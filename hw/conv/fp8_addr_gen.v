==> flow/design.v <==
`timescale 1ns / 1ps
module fane_addr_gen #(
        parameter IMG_W = 4,
        parameter NUMBER_OF_REG = 1,
	parameter URAM_A_W = 23,
	parameter BRAM_A_W = 14
)
(
input clk,
input rst,
input ce,
input read_en_from_ce_state_machine,
output reg [URAM_A_W-1:0] uram_rd_addr,
output reg [BRAM_A_W-1:0] b1_wr_addr,
output reg b1_wr_en,
output reg [BRAM_A_W-1:0] b2_wr_addr,
output reg b2_wr_en,
output reg [BRAM_A_W-1:0] b3_wr_addr,
output reg b3_wr_en,
output reg [BRAM_A_W-1:0] b1_rd_addr,
output reg [BRAM_A_W-1:0] b2_rd_addr,
output reg [BRAM_A_W-1:0] b3_rd_addr,
output wire init_done
);
localparam URAM_RST_s       = 7'b0000001;
localparam URAM_Init_s      = 7'b0000010;
localparam URAM_Rd1_s       = 7'b0000100;
localparam URAM_Rd2_s       = 7'b0001000;
localparam URAM_Rd3_s       = 7'b0010000;
localparam URAM_initDone_s  = 7'b0100000;
localparam URAM_RdN_s       = 7'b1000000;
localparam BRAM1_RST_s      = 4'b0001;
localparam BRAM1_Init_s     = 4'b0010;
localparam BRAM1_Rd_s       = 4'b0100;
localparam BRAM1_initDone_s = 4'b1000;
localparam BRAM2_RST_s      = 4'b0001;
localparam BRAM2_Init_s     = 4'b0010;
localparam BRAM2_Rd_s       = 4'b0100;
localparam BRAM2_initDone_s = 4'b1000;
reg [6:0]     uram_p_state;
reg [6:0]     uram_n_state;
reg [3:0]     bram1_p_state;
reg [3:0]     bram1_n_state;
reg [3:0]     bram2_p_state;
reg [3:0]     bram2_n_state;
reg           uram_rd_en_tmp;
reg [BRAM_A_W-1:0] b1_wr_addr_r1;
reg [BRAM_A_W-1:0] b1_wr_addr_r2;
reg [BRAM_A_W-1:0] b1_wr_addr_r3;
reg [BRAM_A_W-1:0] b1_wr_addr_r4;
reg [BRAM_A_W-1:0] b1_wr_addr_r5;
reg           b1_wr_en_r1;
reg           b1_wr_en_r2;
reg           b1_wr_en_r3;
reg           b1_wr_en_r4;
reg           rd_en_bram1_r1;
reg           rd_en_bram1_r2;
reg           rd_en_bram1_r3;
reg           rd_en_bram1_r4;
reg           rd_en_bram1_r5;
reg           rd_en_bram1_r6;
reg           rd_en_bram2_r1;
reg           rd_en_bram2_r2;
reg           rd_en_bram2_r3;
reg           rd_en_bram2_r4;
reg           rd_en_bram2_r5;
reg           rd_en_bram2_r6;
reg           rd_en_bram2_r7;
reg           rd_en_bram2_r8;
reg           rd_en_bram2_r9;
reg           rd_en_from_uram_for_bram1;
reg           rd_en_from_uram_for_bram2;
reg [BRAM_A_W-1:0] b2_wr_addr_r1;
reg [BRAM_A_W-1:0] b3_wr_addr_r1;
reg           b2_wr_en_r1;
reg           b3_wr_en_r1;
reg           read_en_from_ce_state_machine_r;
reg           read_en_from_ce_state_machine_2r;
reg           read_en_from_ce_state_machine_3r;
wire          rd_en_bram1;
wire          rd_en_bram2;
wire          rd_en_bram3;
wire          uram_rd_en;
always@(posedge clk) begin
  if (rst) begin
    uram_p_state <= URAM_RST_s;
  end else begin
    uram_p_state <= uram_n_state;
  end
end
always@(*) begin
  case (uram_p_state)
    URAM_RST_s    : uram_n_state <= URAM_Init_s;
    URAM_Init_s   : uram_n_state <= URAM_Rd1_s;
    URAM_Rd1_s    : begin
                      if (uram_rd_addr == 16*(IMG_W-1)) uram_n_state <= URAM_Rd2_s;
                      else uram_n_state <= URAM_Rd1_s;
                    end
    URAM_Rd2_s    : begin
                      if (uram_rd_addr == 16*(2*IMG_W-1)) uram_n_state <= URAM_Rd3_s;
                      else uram_n_state <= URAM_Rd2_s;
                    end
    URAM_Rd3_s    : begin
                      if (uram_rd_addr == 16*(3*IMG_W-1)) uram_n_state <= URAM_initDone_s;
                      else uram_n_state <= URAM_Rd3_s;
                    end
    URAM_initDone_s :  
 uram_n_state <= URAM_initDone_s;
    default       : uram_n_state <= URAM_RST_s;
  endcase
end
always@(posedge clk) begin
  if (rst) begin
    uram_rd_addr <= {URAM_A_W{1'b0}};
  end else begin
    if (uram_p_state[1])   
      uram_rd_addr <= {URAM_A_W{1'b0}};
    else if (uram_rd_en_tmp || read_en_from_ce_state_machine)
      uram_rd_addr <= uram_rd_addr + 'd16;
  end
end
always@(posedge clk) begin
  if (rst) begin
    uram_rd_en_tmp <= 1'b0;
  end else begin
    if (uram_n_state[2] || uram_n_state[3] || uram_n_state[4])  
      uram_rd_en_tmp <= 1'b1;
    else
      uram_rd_en_tmp <= 1'b0;
  end
end
assign uram_rd_en = uram_rd_en_tmp || read_en_from_ce_state_machine; 
always@(posedge clk) begin
  if (rst) begin
    b1_wr_addr_r1 <= {BRAM_A_W{1'b0}};
  end else begin
    if (uram_rd_en) begin
      if (b1_wr_addr_r1 == 16*(IMG_W-1)) b1_wr_addr_r1 <= {BRAM_A_W{1'b0}};
      else b1_wr_addr_r1 <= b1_wr_addr_r1 + 'd16;
    end
  end
end
always@(posedge clk) begin
  if (rst) begin
    b1_wr_addr_r2 <= {BRAM_A_W{1'b0}}; 
    b1_wr_addr_r3 <= {BRAM_A_W{1'b0}}; 
    b1_wr_en_r1   <= 1'b0;
    b1_wr_en_r2   <= 1'b0;
  end else begin
    b1_wr_addr_r2 <= b1_wr_addr_r1;
    b1_wr_addr_r3 <= b1_wr_addr_r2;
    b1_wr_en_r1   <= uram_rd_en;
    b1_wr_en_r2   <= b1_wr_en_r1;
  end
end
always@(posedge clk) begin
  if (rst) begin
    rd_en_from_uram_for_bram1 <= 1'b0;
  end else begin
    if (uram_n_state[2] || uram_n_state[3])  
      rd_en_from_uram_for_bram1 <= 1'b1;
    else
      rd_en_from_uram_for_bram1 <= 1'b0;
  end
end
always@(posedge clk) begin
  if (rst) begin
    rd_en_from_uram_for_bram2 <= 1'b0;
  end else begin
    if (uram_n_state[2])  
      rd_en_from_uram_for_bram2 <= 1'b1;
    else
      rd_en_from_uram_for_bram2 <= 1'b0;
  end
end
always@(posedge clk) begin
  if (rst) begin
    rd_en_bram1_r1 <= 1'b0;
    rd_en_bram1_r2 <= 1'b0;
    rd_en_bram1_r3 <= 1'b0;
  end else begin 
    rd_en_bram1_r1 <= rd_en_from_uram_for_bram1;
    rd_en_bram1_r2 <= rd_en_bram1_r1;
    rd_en_bram1_r3 <= rd_en_bram1_r2;
  end
end
always@(posedge clk) begin
  if (rst) begin
    rd_en_bram2_r1 <= 1'b0;
    rd_en_bram2_r2 <= 1'b0;
    rd_en_bram2_r3 <= 1'b0;
    rd_en_bram2_r4 <= 1'b0;
    rd_en_bram2_r5 <= 1'b0;
    rd_en_bram2_r6 <= 1'b0;
  end else begin 
    rd_en_bram2_r1 <= rd_en_from_uram_for_bram2;
    rd_en_bram2_r2 <= rd_en_bram2_r1;
    rd_en_bram2_r3 <= rd_en_bram2_r2;
    rd_en_bram2_r4 <= rd_en_bram2_r3;
    rd_en_bram2_r5 <= rd_en_bram2_r4;
    rd_en_bram2_r6 <= rd_en_bram2_r5;
  end
end
always@(posedge clk) begin
  read_en_from_ce_state_machine_r <= read_en_from_ce_state_machine;
  read_en_from_ce_state_machine_2r <= read_en_from_ce_state_machine_r;
  read_en_from_ce_state_machine_3r <= read_en_from_ce_state_machine_2r;
end
always@(posedge clk) begin
  if (rst) begin
    bram1_p_state <= BRAM1_RST_s;
  end else begin
    bram1_p_state <= bram1_n_state;
  end
end
always@(*) begin
  case (bram1_p_state)
    BRAM1_RST_s      : bram1_n_state <= BRAM1_Init_s;
    BRAM1_Init_s     : begin
                         if (rd_en_bram1_r4) bram1_n_state <= BRAM1_Rd_s;
                         else bram1_n_state <= BRAM1_Init_s;
                       end
    BRAM1_Rd_s       : begin
                         if (!rd_en_bram1_r4) bram1_n_state <= BRAM1_initDone_s;
                         else bram1_n_state <= BRAM1_Rd_s;
                       end
    BRAM1_initDone_s : bram1_n_state <= BRAM1_initDone_s;
    default          : bram1_n_state <= BRAM1_RST_s;
  endcase
end
always@(posedge clk) begin
  if (rst) begin
    b1_rd_addr <= {BRAM_A_W{1'b0}};
  end else begin
    if (b1_rd_addr == 16*(IMG_W-1))
      b1_rd_addr <= {BRAM_A_W{1'b0}};
    else if (rd_en_bram1) 
      b1_rd_addr <= b1_rd_addr + 'd16;
  end
end
always@(posedge clk) begin
  if (rst) begin
    bram2_p_state <= BRAM2_RST_s;
  end else begin
    bram2_p_state <= bram2_n_state;
  end
end
always@(*) begin
  case (bram2_p_state)
    BRAM2_RST_s      : bram2_n_state <= BRAM2_Init_s;
    BRAM2_Init_s     : begin
                         if (rd_en_bram2_r7) bram2_n_state <= BRAM2_Rd_s;
                         else bram2_n_state <= BRAM2_Init_s;
                       end
    BRAM2_Rd_s       : begin
                         if (!rd_en_bram2_r7) bram2_n_state <= BRAM2_initDone_s;
                         else bram2_n_state <= BRAM2_Rd_s;
                       end
    BRAM2_initDone_s : bram2_n_state <= BRAM2_initDone_s;
    default          : bram2_n_state <= BRAM2_RST_s;
  endcase
end
always@(posedge clk) begin
  if (rst) begin
    b2_rd_addr <= {BRAM_A_W{1'b0}};
  end else begin
    if (b2_rd_addr == 16*(IMG_W-1))
      b2_rd_addr <= {BRAM_A_W{1'b0}};
    else if (rd_en_bram2) 
      b2_rd_addr <= b2_rd_addr + 'd16;
  end
end
always@(posedge clk) begin
  if (rst) begin
    b2_wr_addr_r1 <= {BRAM_A_W{1'b0}};
    b2_wr_addr    <= {BRAM_A_W{1'b0}};
    b2_wr_en_r1   <= 1'b0;
    b2_wr_en      <= 1'b0;
  end else begin
    b2_wr_addr_r1 <= b1_rd_addr; 
    b2_wr_addr    <= b2_wr_addr_r1; 
    b2_wr_en_r1   <= rd_en_bram1; 
    b2_wr_en      <= b2_wr_en_r1;
  end
end
always@(posedge clk) begin
  if (rst) begin
    b3_wr_addr_r1 <= {BRAM_A_W{1'b0}};
    b3_wr_addr    <= {BRAM_A_W{1'b0}};
    b3_wr_en_r1   <= 1'b0;
    b3_wr_en      <= 1'b0;
  end else begin
    b3_wr_addr_r1 <= b2_rd_addr; 
    b3_wr_addr    <= b3_wr_addr_r1; 
    b3_wr_en_r1   <= rd_en_bram2; 
    b3_wr_en      <= b3_wr_en_r1;
  end
end
always@(posedge clk) begin
  if (rst) begin
    b3_rd_addr <= {BRAM_A_W{1'b0}};
  end else begin
    if (b3_rd_addr == 16*(IMG_W-1))
      b3_rd_addr <= {BRAM_A_W{1'b0}};
    else if (rd_en_bram3) 
      b3_rd_addr <= b3_rd_addr + 'd16;
  end
end
assign init_done = bram1_p_state[3] && bram2_p_state[3];
generate if (NUMBER_OF_REG == 1) begin : wr_en1
  assign rd_en_bram1 = rd_en_bram1_r4 || read_en_from_ce_state_machine;
  assign rd_en_bram2 = rd_en_bram2_r7 || read_en_from_ce_state_machine;
  assign rd_en_bram3 = read_en_from_ce_state_machine;
  always@(posedge clk) begin
    if (rst) begin
      b1_wr_addr    <= {BRAM_A_W{1'b0}}; 
      b1_wr_en      <= 1'b0;
      rd_en_bram1_r4 <= 1'b0;
      rd_en_bram2_r7 <= 1'b0;
    end else begin
      b1_wr_addr    <= b1_wr_addr_r3;
      b1_wr_en      <= b1_wr_en_r2;
      rd_en_bram1_r4 <= rd_en_bram1_r3;
      rd_en_bram2_r7 <= rd_en_bram2_r6;
    end
  end
end endgenerate
generate if (NUMBER_OF_REG == 2) begin : wr_en2
  assign rd_en_bram1 = rd_en_bram1_r4 || read_en_from_ce_state_machine_r;
  assign rd_en_bram2 = rd_en_bram2_r7 || read_en_from_ce_state_machine_r;
  assign rd_en_bram3 = read_en_from_ce_state_machine_r;
  always@(posedge clk) begin
    if (rst) begin
      b1_wr_addr_r4 <= {BRAM_A_W{1'b0}}; 
      b1_wr_addr    <= {BRAM_A_W{1'b0}}; 
      b1_wr_en_r3   <= 1'b0;
      b1_wr_en      <= 1'b0;
      rd_en_bram1_r5 <= 1'b0;
      rd_en_bram1_r4 <= 1'b0;
      rd_en_bram2_r8 <= 1'b0;
      rd_en_bram2_r7 <= 1'b0;
    end else begin
      b1_wr_addr_r4 <= b1_wr_addr_r3; 
      b1_wr_addr    <= b1_wr_addr_r4; 
      b1_wr_en_r3   <= b1_wr_en_r2;
      b1_wr_en      <= b1_wr_en_r3;
      rd_en_bram1_r5 <= rd_en_bram1_r3;
      rd_en_bram1_r4 <= rd_en_bram1_r5;
      rd_en_bram2_r8 <= rd_en_bram2_r6;
      rd_en_bram2_r7 <= rd_en_bram2_r8;
    end
  end
end endgenerate
generate if (NUMBER_OF_REG == 3) begin : wr_en3
  assign rd_en_bram1 = rd_en_bram1_r4 || read_en_from_ce_state_machine_2r;
  assign rd_en_bram2 = rd_en_bram2_r7 || read_en_from_ce_state_machine_2r;
  assign rd_en_bram3 = read_en_from_ce_state_machine_2r;
  always@(posedge clk) begin
    if (rst) begin
      b1_wr_addr_r4 <= {BRAM_A_W{1'b0}}; 
      b1_wr_addr_r5 <= {BRAM_A_W{1'b0}}; 
      b1_wr_addr    <= {BRAM_A_W{1'b0}}; 
      b1_wr_en_r3   <= 1'b0;
      b1_wr_en_r4   <= 1'b0;
      b1_wr_en      <= 1'b0;
      rd_en_bram1_r6 <= 1'b0;
      rd_en_bram1_r5 <= 1'b0;
      rd_en_bram1_r4 <= 1'b0;
      rd_en_bram2_r9 <= 1'b0;
      rd_en_bram2_r8 <= 1'b0;
      rd_en_bram2_r7 <= 1'b0;
    end else begin
      b1_wr_addr_r4 <= b1_wr_addr_r3; 
      b1_wr_addr_r5 <= b1_wr_addr_r4; 
      b1_wr_addr    <= b1_wr_addr_r5; 
      b1_wr_en_r3   <= b1_wr_en_r2;
      b1_wr_en_r4   <= b1_wr_en_r3;
      b1_wr_en      <= b1_wr_en_r4;
      rd_en_bram1_r6 <= rd_en_bram1_r3;
      rd_en_bram1_r5 <= rd_en_bram1_r6;
      rd_en_bram1_r4 <= rd_en_bram1_r5;
      rd_en_bram2_r9 <= rd_en_bram2_r6;
      rd_en_bram2_r8 <= rd_en_bram2_r9;
      rd_en_bram2_r7 <= rd_en_bram2_r8;
    end
  end
end endgenerate
endmodule
Tool chain data of fane_addr_gen
The steps from the RTL of fane_addr_gen to its reports follow in flow order.
Line numbers count from 1 in the design file above.
Operators carry their Yosys type and port widths (W data, S select, Z words).
Library cell names are shortened.
The mark n/a stands for no value.

inputs
  design top = fane_addr_gen
  clock port = clk
  standard-cell library = sky130hd
  corner = tt_025C_1v80

After elaboration
Yosys after proc, flatten, opt, wreduce and memory -nomap, before mapping. Enables and synchronous resets that opt folds into registers are not counted as muxes. Memory bits, and registers merged into a memory's read port (data or address), are not among the register bits. Print and check cells are not counted. Equal cells are merged and count once.

word-level totals
  register bits = 213
  input port bits = 4
  output and inout bits = 111
  word-level cells = 86

operators by class
  $add $sub $neg = 5
  equality and inequality tests = 21
  muxes and demuxes = 14
  reduce/logical cells = 10

operators by type and width
  operator                 count
  $add A14 B5 Y14 const B  4
  $eq A14 B6 Y1 const B    4
  $pmux W7 S6              1
  $pmux W4 S4              2
  $add A23 B5 Y23 const B  1
  $eq A23 B6 Y1 const B    1
  $eq A23 B7 Y1 const B    1
  $eq A23 B8 Y1 const B    1
  $mux W14                 1
  $mux W4                  3
  $reduce_or A2 Y1         4
  $eq A4 B1 Y1 const B     2
  $eq A4 B2 Y1 const B     2
  $eq A4 B3 Y1 const B     2
  $eq A4 B4 Y1 const B     2
  $eq A7 B1 Y1 const B     1
  $eq A7 B2 Y1 const B     1
  $eq A7 B3 Y1 const B     1
  $eq A7 B4 Y1 const B     1
  $eq A7 B5 Y1 const B     1
  $eq A7 B6 Y1 const B     1
  $mux W6                  1
  $mux W3                  2
  $logic_or A1 B1 Y1       5
  $mux W5                  1
  $mux W1                  3
  $logic_and A1 B1 Y1      1

Logic depth
Depth = most cells in a row (Yosys ltp): at word level without a register or memory, in the mapped netlist without a sequential cell, where the memories' decode and read muxes count.

logic depth
  word-level depth = 6
  ABC_AREA = 0
  gate-level depth with buffers = 5
  mapped depth without buffers = 5

After synthesis
Yosys stat after the flow's synthesis: flattened, memories mapped to cells. It holds for the ABC_AREA given above (unset counts as 0); a run with the other value may have another netlist.

cell types
  cell      count  total area (um^2)
  dfxtp_1   163    3263.13
  nor2b_1   81     506.736
  nor2_1    66     247.738
  buf_4     30     225.216
  xnor2_1   24     210.202
  xor2_1    23     201.443
  nand2_1   31     116.362
  nor4_1    18     112.608
  a21oi_1   22     110.106
  o21ai_0   21     105.101
  nor3_1    19     95.091
  ha_1      6      75.072
  nand4_1   10     62.56
  a41o_1    6      60.058
  clkbuf_1  15     56.304
  or3_1     9      56.304
  inv_1     13     48.797
  and4_1    5      43.792

Not listed: further types 33, cells in them 65.

synthesis totals
  cells in the netlist = 627
  mapped area = 6139.6 um^2
  sequential part of the area = 3263.1 um^2
  flip-flops = 163

Timing after synthesis
OpenSTA on the mapped netlist: ideal clock, no wires. The path of least setup slack (recovery checks aside). Input and output delay are each 20% of the period. Register names are those of the netlist, which keeps one name where synthesis merged equal registers.

timing path post-synthesis
  path type = reg2reg
  start = register uram_rd_addr[4]
  end = register uram_rd_addr[22]
  clock period = 2490 ps
  launch time at the first pin = 0 ps
  data arrival time = 1470 ps
  required time = 2374 ps
  slack = 903 ps
  path delay = 1586 ps
  stages = 6
  synthesis period reached = 1587 ps

"path delay" = arrival - input delay + setup time.
"stages" counts driving pins, that of a launching flip-flop among them; a cell with two outputs on the path counts twice.
"synthesis period reached" is the clock period less the worst setup slack; recovery checks do not enter. This is arithmetic on one report: input and output delays are still those of the set period (20% each).
Between the ends stands the longest chain of elaborated cells between them, by number of cells; it is not shown to be the way that was timed. Of several equally long chains one is given.
Each line given opens the expression or statement behind the cell; cells for indexed reads and writes are added by Yosys, which also makes memories of some case tables.
A register here has more assigning lines than the two given.

between the ends, post-synthesis
  cell sequence = dfxtp_1 > ha_1 > o211ai_1 > nor4_4 > a31oi_1 > a41o_1
  cells in the longest elaborated chain = 1

ends and longest elaborated chain, post-synthesis
  what             RTL line  RTL
  start, declared  13        output reg [URAM_A_W-1:0] uram_rd_addr,
  start, assigned  114       uram_rd_addr <= {URAM_A_W{1'b0}};
  start, assigned  119       uram_rd_addr <= uram_rd_addr + 'd16;
  $add A23 B5 Y23  119
  end, assigned    117       uram_rd_addr <= {URAM_A_W{1'b0}};
  end, assigned    119
  end, declared    13

Timing after layout
From the final timing report of entry A: the path of least setup slack in the routed layout; clock arrival at registers is part of the times.
The report prints the path's times to 10 ps; the period is as set.

timing path post-layout
  path type = reg2out
  start = register uram_rd_addr[4]
  end = output uram_rd_addr[4]
  clock period = 1040 ps
  output delay = 210 ps
  launch time at the first pin = 430 ps
  data arrival time = 1280 ps
  required time = 830 ps
  slack = -440 ps
  stages = 5

A register here has more assigning lines than the two given.

between the ends, post-layout
  cell sequence = dfxtp_4 > buf_4 > buf_8 > buf_6 > buf_6
  cells in the longest elaborated chain = 0

ends and longest elaborated chain, post-layout
  what             RTL line  RTL
  start, declared  13        output reg [URAM_A_W-1:0] uram_rd_addr,
  start, assigned  114       uram_rd_addr <= {URAM_A_W{1'b0}};
  start, assigned  119       uram_rd_addr <= uram_rd_addr + 'd16;
  end, declared    13

==> results <==
Design fane_addr_gen on sky130hd. What follows are 2 stored runs of the flow, each under its own settings; their order means nothing. The constraints put input and output delay at 20% of the set period each and load the outputs with 0.01 pF.
"achieved clock period" = clock period - worst setup slack. The figure is calculated, with input and output delays left at 20% of the set period.
"worst setup path time" means the part of the period allowed to the worst setup path (the constraints hold back 20% at inputs and 20% at outputs) less its slack; where the path has registers, the arrival times of their clocks count too.
"power" rests on the timing tool's default activity at the inputs, not on a simulated workload.
"worst setup path time" is known to 10 ps.

Entry A
==> flow/run.sh <==
#!/bin/bash
# the make line also repeats the synthesis and layout settings of config.mk as NAME=value (left out here)
make -C /OpenROAD-flow-scripts/flow DESIGN_CONFIG=/design/flow/config.mk WORK_HOME=/design/flow/orfs CLKGATE_MAP_FILE= finish
==> flow/config.mk <==
export PLATFORM = sky130hd
export DESIGN_NAME = fane_addr_gen
export DESIGN_NICKNAME = fane_addr_gen
export VERILOG_FILES = /design/flow/design.v
export SDC_FILE = /design/flow/constraint.sdc
export NUM_CORES = 4
export LEC_CHECK = 0
export CAP_MARGIN = 40
export CELL_PAD_IN_SITES_DETAIL_PLACEMENT = 0
export CORE_MARGIN = 2
export CORE_UTILIZATION = 15
export CTS_CLUSTER_SIZE = 33
export GPL_ROUTABILITY_DRIVEN = 0
export HOLD_SLACK_MARGIN = 0.24
export PLACE_DENSITY_LB_ADDON = 0.16
export SETUP_SLACK_MARGIN = 0.1
export SLEW_MARGIN = 25
==> flow/constraint.sdc <==
create_clock -name core_clock -period 1.04 [get_ports {clk}]
set_input_delay 0.2080 -clock core_clock [delete_from_list [all_inputs] [get_ports {clk}]]
set_output_delay 0.2080 -clock core_clock [all_outputs]
set_load 0.01 [all_outputs]

==> results of entry A <==
chip area after synthesis (Yosys): 6139.6 um^2
die area: 42565.9 um^2
standard-cell area of the final layout: 10732.8 um^2
utilization: 0.264
worst setup slack after layout: -444 ps
total negative slack: -23043 ps
worst hold slack: 174 ps
power: 14428 uW
achieved clock period: 1484 ps
worst setup path time: 1280 ps
worst setup path kind: reg2out

Entry B
==> flow/run.sh <==
#!/bin/bash
# the make line also repeats the synthesis and layout settings of config.mk as NAME=value (left out here)
make -C /OpenROAD-flow-scripts/flow DESIGN_CONFIG=/design/flow/config.mk WORK_HOME=/design/flow/orfs CLKGATE_MAP_FILE= finish
==> flow/config.mk <==
export PLATFORM = sky130hd
export DESIGN_NAME = fane_addr_gen
export DESIGN_NICKNAME = fane_addr_gen
export VERILOG_FILES = /design/flow/design.v
export SDC_FILE = /design/flow/constraint.sdc
export NUM_CORES = 4
export LEC_CHECK = 0
export ABC_AREA = 1
export CAP_MARGIN = 20
export CORE_MARGIN = 9
export CORE_UTILIZATION = 33
export CTS_CLUSTER_SIZE = 16
export GPL_ROUTABILITY_DRIVEN = 0
export MIN_ROUTING_LAYER = met2
export PLACE_DENSITY = 0.94
export SETUP_SLACK_MARGIN = -0.0
export SLEW_MARGIN = 20
==> flow/constraint.sdc <==
create_clock -name core_clock -period 1.39 [get_ports {clk}]
set_input_delay 0.2780 -clock core_clock [delete_from_list [all_inputs] [get_ports {clk}]]
set_output_delay 0.2780 -clock core_clock [all_outputs]
set_load 0.01 [all_outputs]

==> results of entry B <==
chip area after synthesis (Yosys): 6364.9 um^2
die area: 24611.3 um^2
standard-cell area of the final layout: 8413.1 um^2
utilization: 0.447
worst setup slack after layout: -22 ps
total negative slack: -33 ps
worst hold slack: 220 ps
power: 10167 uW
achieved clock period: 1412 ps
worst setup path time: 1410 ps
worst setup path kind: reg2reg
